==> flow/design.v <==
`timescale 1ns/1ns
module register4(input [3:0] PI , input clk , cen , rst , output reg [3:0] PO);
    always @ (posedge clk , posedge rst) begin 
        if (rst) PO <= 4'd0;
        else if (cen) PO <= PI;
    end
endmodule
`timescale 1ns/1ns
module shifter (input [3:0] si , input clk , shn , rst , output reg [3:0] so);
    wire [3:0] stage [0:7];
    genvar i;
    generate
        for (i = 0; i < 8; i = i + 1) begin : shift_stage
            if (i == 0) begin
                register4 stage_reg (si , clk , shn , rst , stage[i]);
            end else begin
                register4 stage_reg (stage[i-1] , clk , shn , rst , stage[i]);
            end
        end
    endgenerate
    assign so = stage[7];
endmodule
Tool chain data of shifter
The steps from the RTL of shifter to its reports follow in flow order. Lines are those of the file above, counted from 1. Library cell names are shortened. A cell with - has no value.

Top module: shifter. Clock input: clk. Cell library: sky130hd. Library corner: tt_025C_1v80.

Word level
Yosys after proc, flatten, opt, wreduce and memory -nomap, before mapping. Enables and synchronous resets that opt folds into registers are not counted as muxes. Print and check cells are not counted. Equal cells are merged and count once.

Under register bits after elaboration stands 32. For bits of input ports the number is 7. The figure for output and inout port bits is 4. Word-level cells: 8.

Depth
Depth = most cells in a row (Yosys ltp): at word level without a register or memory, in the mapped netlist without a sequential cell, where the memories' decode and read muxes count.

The entry for word-level depth reads 0. Under ABC_AREA stands 0. The entry for gate-level depth with buffers reads 3. Under depth with buffers taken out stands 1.

Synthesis result
Source: synth_stat.txt of the flow (Yosys; design flattened, memories mapped). It holds for the ABC_AREA given above (unset counts as 0); a run with the other value may have another netlist. The area totals of this step are shown rounded.

The figure for buffers is 4. The figure for mapped flip-flops is 32. For synthesis area the number is 1300 um2. The figure for standard cells after synthesis is 69.

Cell types: dfrtp_1 (number 32, area in all 800.768 um2); mux2_4 (number 30, area in all 450.432 um2); buf_12 (number 3, area in all 60.058 um2); mux2_2 (number 2, area in all 22.522 um2); buf_6 (number 1, area in all 11.261 um2); inv_1 (number 1, area in all 3.754 um2).

By module: a second synthesis without flattening, with its own total; a netlist apart from the flattened one above.

Cells (unflattened synthesis): 72. The figure for area total of the unflattened synthesis is 1200 um2.

Each row is one instance without its submodules.

Modules: register4 (times used 8, area 150 um2, cells 9, sequential area 100 um2); shifter (times used 1, area 0.0 um2, cells 0, sequential area 0.0 um2).

Worst setup path after synthesis
Path of least setup slack by OpenSTA after synthesis, without wires, with an ideal clock, recovery checks aside; 20% of the period is set as input and as output delay. Where synthesis merged equal registers, the netlist keeps one of their names.

Path kind: input -> register. Start: input shn. End: register shift_stage[0].genblk1.stage_reg.PO[0]. The figure for delay of the path is 667 ps. Arrival: 816 ps. For stages on the path the number is 3. Path buffers: 2. The figure for data required time is 1245 ps. Clock period: 1370 ps. Path slack: 429 ps. The entry for external input delay reads 274 ps. Time at the first pin: 274 ps. For period reached after synthesis the number is 941 ps.

"delay of the path" = arrival - input delay + setup time. "stages on the path": output pins that drive a net of the path, with the launching flip-flop's if there is one; two outputs of one cell count as two. "period reached after synthesis" is the clock period less the worst setup slack; recovery checks do not enter. This is arithmetic on one report: input and output delays are still those of the set period (20% each).

Path through: buf_6 buf_12 mux2_4. Cells in the longest elaborated chain: 0. Elaborated cells between the ends (all ways): 0.

Ends and longest elaborated chain, after synthesis: start: declaration (line 9) `module shifter (input [3:0] si , input clk , shn , rst , output reg [3:0] so);`; end: assignment (line 4) `if (rst) PO <= 4'd0;`; end: assignment (line 5) `else if (cen) PO <= PI;`; end: declaration (line 2) `module register4(input [3:0] PI , input clk , cen , rst , output reg [3:0] PO);`.

Timing after layout
From the final timing report of run 1: the path of least setup slack in the routed layout; clock arrival at registers is part of the times. The path's times are printed in steps of 10 ps; the period is the one set.

Path kind: register -> output. Start: register shift_stage[7].genblk1.stage_reg.PO[0]. End: output so[0]. Path slack: -490 ps. For stages on the path the number is 2. Clock period: 528 ps. The figure for data required time is 420 ps. Time at the first pin: 340 ps. Path buffers: 1. Arrival: 910 ps.

Path through: dfrtp_1 buf_6. Cells in the longest elaborated chain: 0. Elaborated cells between the ends (all ways): 0.

Ends and longest elaborated chain, after layout: start: declaration (line 2) `module register4(input [3:0] PI , input clk , cen , rst , output reg [3:0] PO);`; start: assignment (line 4) `if (rst) PO <= 4'd0;`; start: assignment (line 5) `else if (cen) PO <= PI;`; end: declaration (line 9) `module shifter (input [3:0] si , input clk , shn , rst , output reg [3:0] so);`.

Subject: shifter on sky130hd, stored results

Hello all,

Design shifter on sky130hd. What follows are 2 stored runs of the flow, each under its own settings; their order means nothing. The constraints put input and output delay at 20% of the set period each and load the outputs with 0.01 pF. By "clock period achieved" is meant the clock period of the run minus its worst setup slack. This is arithmetic on one report: input and output delays are still those of the set period (20% each). "worst path time": the worst setup path's part of the clock period (all of it between registers, 20% less for each end at a port) less its slack. A launch clock that arrives late makes it longer, a capture clock that arrives late makes it shorter. By "overall power" is meant OpenSTA's value without simulated activity: inputs other than the clock are taken to toggle once in ten clock periods, and the tool carries that through the logic. "worst path time" is given in steps of 10 ps. Values from the reports are rounded here.

Run 1 has these settings: period_ns 0.528; CORE_UTILIZATION 53; CORE_ASPECT_RATIO 1.23; CELL_PAD_IN_SITES_DETAIL_PLACEMENT 2; ABC_AREA 0; CTS_CLUSTER_SIZE 61; SLEW_MARGIN 0; CAP_MARGIN 20; CORE_MARGIN 2. The standard-cell area of the final layout reads 1600 um2. For the clock period achieved the run shows 1016 ps. The setup slack of the worst path stands at -490 ps. The netlist area reported by Yosys comes to 1300 um2. The overall power is 0.0071 W. The setup TNS comes to -11000 ps. The worst path time comes to 910 ps. Worst setup path type: register -> output. For the die outline area the run shows 3000 um2. The utilization of the finished layout stands at 65%.

Run 2 has these settings: period_ns 1.27; CORE_UTILIZATION 54; SETUP_SLACK_MARGIN 0.31; PLACE_DENSITY_LB_ADDON 0.01; CELL_PAD_IN_SITES_GLOBAL_PLACEMENT 3; CELL_PAD_IN_SITES_DETAIL_PLACEMENT 1; TNS_END_PERCENT 35; ABC_AREA 1; CTS_CLUSTER_SIZE 38; CAP_MARGIN 20; CORE_MARGIN 2; SLEW_MARGIN 20. Outcome: no final report: placement broke off with FLW-0024.

Thanks
