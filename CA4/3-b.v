==> flow/design.v <==
`timescale 1ns/1ns
module shifter_b(input [3:0] si , input clk , shn , rst , output reg [3:0] so);
    reg [3:0] s_array [0:7];
    integer i;
    always @(posedge clk or posedge rst) begin
        if (rst) begin
            for (i = 0; i < 8; i = i + 1) begin
                s_array[i] = 4'd0;
            end
        end
        else if (shn) begin
            s_array[0] = si;
            for (i = 7; i > 0; i = i - 1) begin
                s_array[i] = s_array[i-1];
            end
        end
    end
    assign so = s_array[7];
endmodule
* Tool chain data of shifter_b
The steps from the RTL of shifter_b to its reports follow in flow order. Line numbers count from 1 in the design file above. Cell names lack the library's common part. Not given: --
Design: top module shifter_b, clock input clk, standard-cell library sky130hd, corner tt_025C_1v80

* Elaborated design
Counts by Yosys on the flattened word-level netlist (proc, flatten, opt, wreduce). Print and check cells are left out. Cells with the same type and inputs are merged into one.
Bit counts: register bits 28, bits of input ports 7, output and inout port bits 4, cells after elaboration 7

* Logic depth
Longest topological path by Yosys (ltp), each cell counted once; first at word level (registers and memories cut), then after technology mapping (sequential cells cut; the memories' decode and read muxes count).
Logic depth: depth after elaboration 0, ABC_AREA 0, depth in mapped cells 3

* Synthesis result
The flow's flattened synthesis, as Yosys stat reports it; memories are mapped. The netlist is that of the ABC_AREA named above (0 if unset); the other value can give another one.
Cell types:
- dfrtp_1 | count 28, area in all 700.672 µm²
- mux2_4 | count 20, area in all 300.288 µm²
- mux2_2 | count 8, area in all 90.086 µm²
- buf_12 | count 2, area in all 40.038 µm²
- buf_6 | count 1, area in all 11.261 µm²
- inv_1 | count 1, area in all 3.754 µm²
Mapped netlist: standard cells after synthesis 60, mapped area 1146.1 µm², flip-flop cells 28, buffers 3

* Timing after synthesis
OpenSTA on the mapped netlist: ideal clock, no wires. The path of least setup slack (recovery checks aside). Input and output delay are each 20% of the period. Register names are those of the netlist, which keeps one name where synthesis merged equal registers.
Timing after synthesis: kind in2reg, start input shn, end register s_array[1][2], clock period 1.24 ns, input delay 0.248 ns, launch time at the first pin 0.248 ns, arrival time 0.808 ns, required time 1.115 ns, slack 0.307 ns, path delay 0.685 ns, stages 3, buffers on the path 2, period reached after synthesis 0.933 ns
"path delay" = arrival - input delay + setup time. "stages": output pins that drive a net of the path, with the launching flip-flop's if there is one; two outputs of one cell count as two. "period reached after synthesis" is the clock period less the worst setup slack; recovery checks do not enter. This is arithmetic on one report: input and output delays are still those of the set period (20% each).
Between the ends, after synthesis: cells stage by stage buf_6 -> buf_12 -> mux2_4, cells in the longest elaborated chain 0, elaborated cells between the ends (all ways) 0, source lines of those cells 0
RTL lines, path after synthesis:
- start: declaration | line 2 | module shifter_b(input [3:0] si , input clk , shn , rst , output reg [3:0] so);
- end: assignment | line 8 | s_array[i] = 4'd0;
- end: declaration | line 3 | reg [3:0] s_array [0:7];

* Worst path after layout
Path of least setup slack in the final report of flow run 1 (OpenROAD, finished layout, wires in). Where an end is a register, its clock arrival counts in the times.
Timing post-layout: kind reg2out, start register s_array[7][1], end output so[1], clock period 0.546 ns, output delay 0.11 ns, launch time at the first pin 0.27 ns, arrival time 0.79 ns, required time 0.44 ns, slack -0.35 ns, stages 2, buffers on the path 1
Between the ends, post-layout: cells stage by stage dfrtp_1 -> buf_2, cells in the longest elaborated chain 0, elaborated cells between the ends (all ways) 0, source lines of those cells 0
RTL lines, path post-layout:
- start: declaration | line 3 | reg [3:0] s_array [0:7];
- start: assignment | line 8 | s_array[i] = 4'd0;
- start: assignment | line 14 | s_array[i] = s_array[i-1];
- end: declaration | line 2 | module shifter_b(input [3:0] si , input clk , shn , rst , output reg [3:0] so);

Data sheet: physical implementation of shifter_b

2 stored runs of shifter_b in the flow (synthesis by Yosys, layout by OpenROAD, sky130hd cells), in arbitrary order. Constraints: input delay and output delay 20% of the set period each, output load 0.01 pF.
"reached clock period": clock period set for the run, less the worst setup slack. It is reckoned from that one timing run; input and output delays stay at 20% of the period that was set.
"critical path time" means the part of the period allowed to the worst setup path (the constraints hold back 20% at inputs and 20% at outputs) less its slack; where the path has registers, the arrival times of their clocks count too.
By "power consumption" is meant OpenSTA's value without simulated activity: inputs other than the clock are taken to toggle once in ten clock periods, and the tool carries that through the logic.

[flow run 1] flow files
==> flow/run.sh <==
#!/bin/bash
# the make line also repeats the synthesis and layout settings of config.mk as NAME=value (left out here)
make -C /OpenROAD-flow-scripts/flow DESIGN_CONFIG=/design/flow/config.mk WORK_HOME=/design/flow/orfs CLKGATE_MAP_FILE= finish
==> flow/config.mk <==
export PLATFORM = sky130hd
export DESIGN_NAME = shifter_b
export DESIGN_NICKNAME = shifter_b
export VERILOG_FILES = /design/flow/design.v
export SDC_FILE = /design/flow/constraint.sdc
export NUM_CORES = 4
export LEC_CHECK = 0
export ABC_AREA = 0
export CAP_MARGIN = 20
export CELL_PAD_IN_SITES_GLOBAL_PLACEMENT = 1
export CORE_ASPECT_RATIO = 0.88
export CORE_MARGIN = 2
export CORE_UTILIZATION = 33
export CTS_CLUSTER_SIZE = 100
export GPL_ROUTABILITY_DRIVEN = 0
export PLACE_DENSITY = 0.39
export SLEW_MARGIN = 20
export TNS_END_PERCENT = 15
==> flow/constraint.sdc <==
create_clock -name core_clock -period 0.546 [get_ports {clk}]
set_input_delay 0.1092 -clock core_clock [delete_from_list [all_inputs] [get_ports {clk}]]
set_output_delay 0.1092 -clock core_clock [all_outputs]
set_load 0.01 [all_outputs]

[flow run 1] result: reached clock period 0.895 ns; utilization 41.1 %; standard-cell area of the final layout 1,387.6 µm²; worst setup slack after layout -0.349 ns; netlist area reported by Yosys 1,146.1 µm²; power consumption 5.341 mW; critical path time 0.79 ns; worst path kind reg2out; overall die area 3,961.4 µm²; final setup TNS -7.723 ns

[flow run 2] flow files
==> flow/run.sh <==
#!/bin/bash
# the make line also repeats the synthesis and layout settings of config.mk as NAME=value (left out here)
make -C /OpenROAD-flow-scripts/flow DESIGN_CONFIG=/design/flow/config.mk WORK_HOME=/design/flow/orfs CLKGATE_MAP_FILE= finish
==> flow/config.mk <==
export PLATFORM = sky130hd
export DESIGN_NAME = shifter_b
export DESIGN_NICKNAME = shifter_b
export VERILOG_FILES = /design/flow/design.v
export SDC_FILE = /design/flow/constraint.sdc
export NUM_CORES = 4
export LEC_CHECK = 0
export CAP_MARGIN = 25
export CORE_MARGIN = 2
export CORE_UTILIZATION = 46
export CTS_CLUSTER_SIZE = 93
export GPL_ROUTABILITY_DRIVEN = 0
export GPL_TIMING_DRIVEN = 1
export MAX_ROUTING_LAYER = met5
export MIN_ROUTING_LAYER = met2
export PLACE_DENSITY_LB_ADDON = 0.15
export SLEW_MARGIN = 10
==> flow/constraint.sdc <==
create_clock -name core_clock -period 0.533 [get_ports {clk}]
set_input_delay 0.1066 -clock core_clock [delete_from_list [all_inputs] [get_ports {clk}]]
set_output_delay 0.1066 -clock core_clock [all_outputs]
set_load 0.01 [all_outputs]

[flow run 2] result: reached clock period 0.967 ns; utilization 56.6 %; standard-cell area of the final layout 1,363.8 µm²; worst setup slack after layout -0.434 ns; netlist area reported by Yosys 1,146.1 µm²; power consumption 5.076 mW; critical path time 0.86 ns; worst path kind reg2out; overall die area 2,906.8 µm²; final setup TNS -8.624 ns
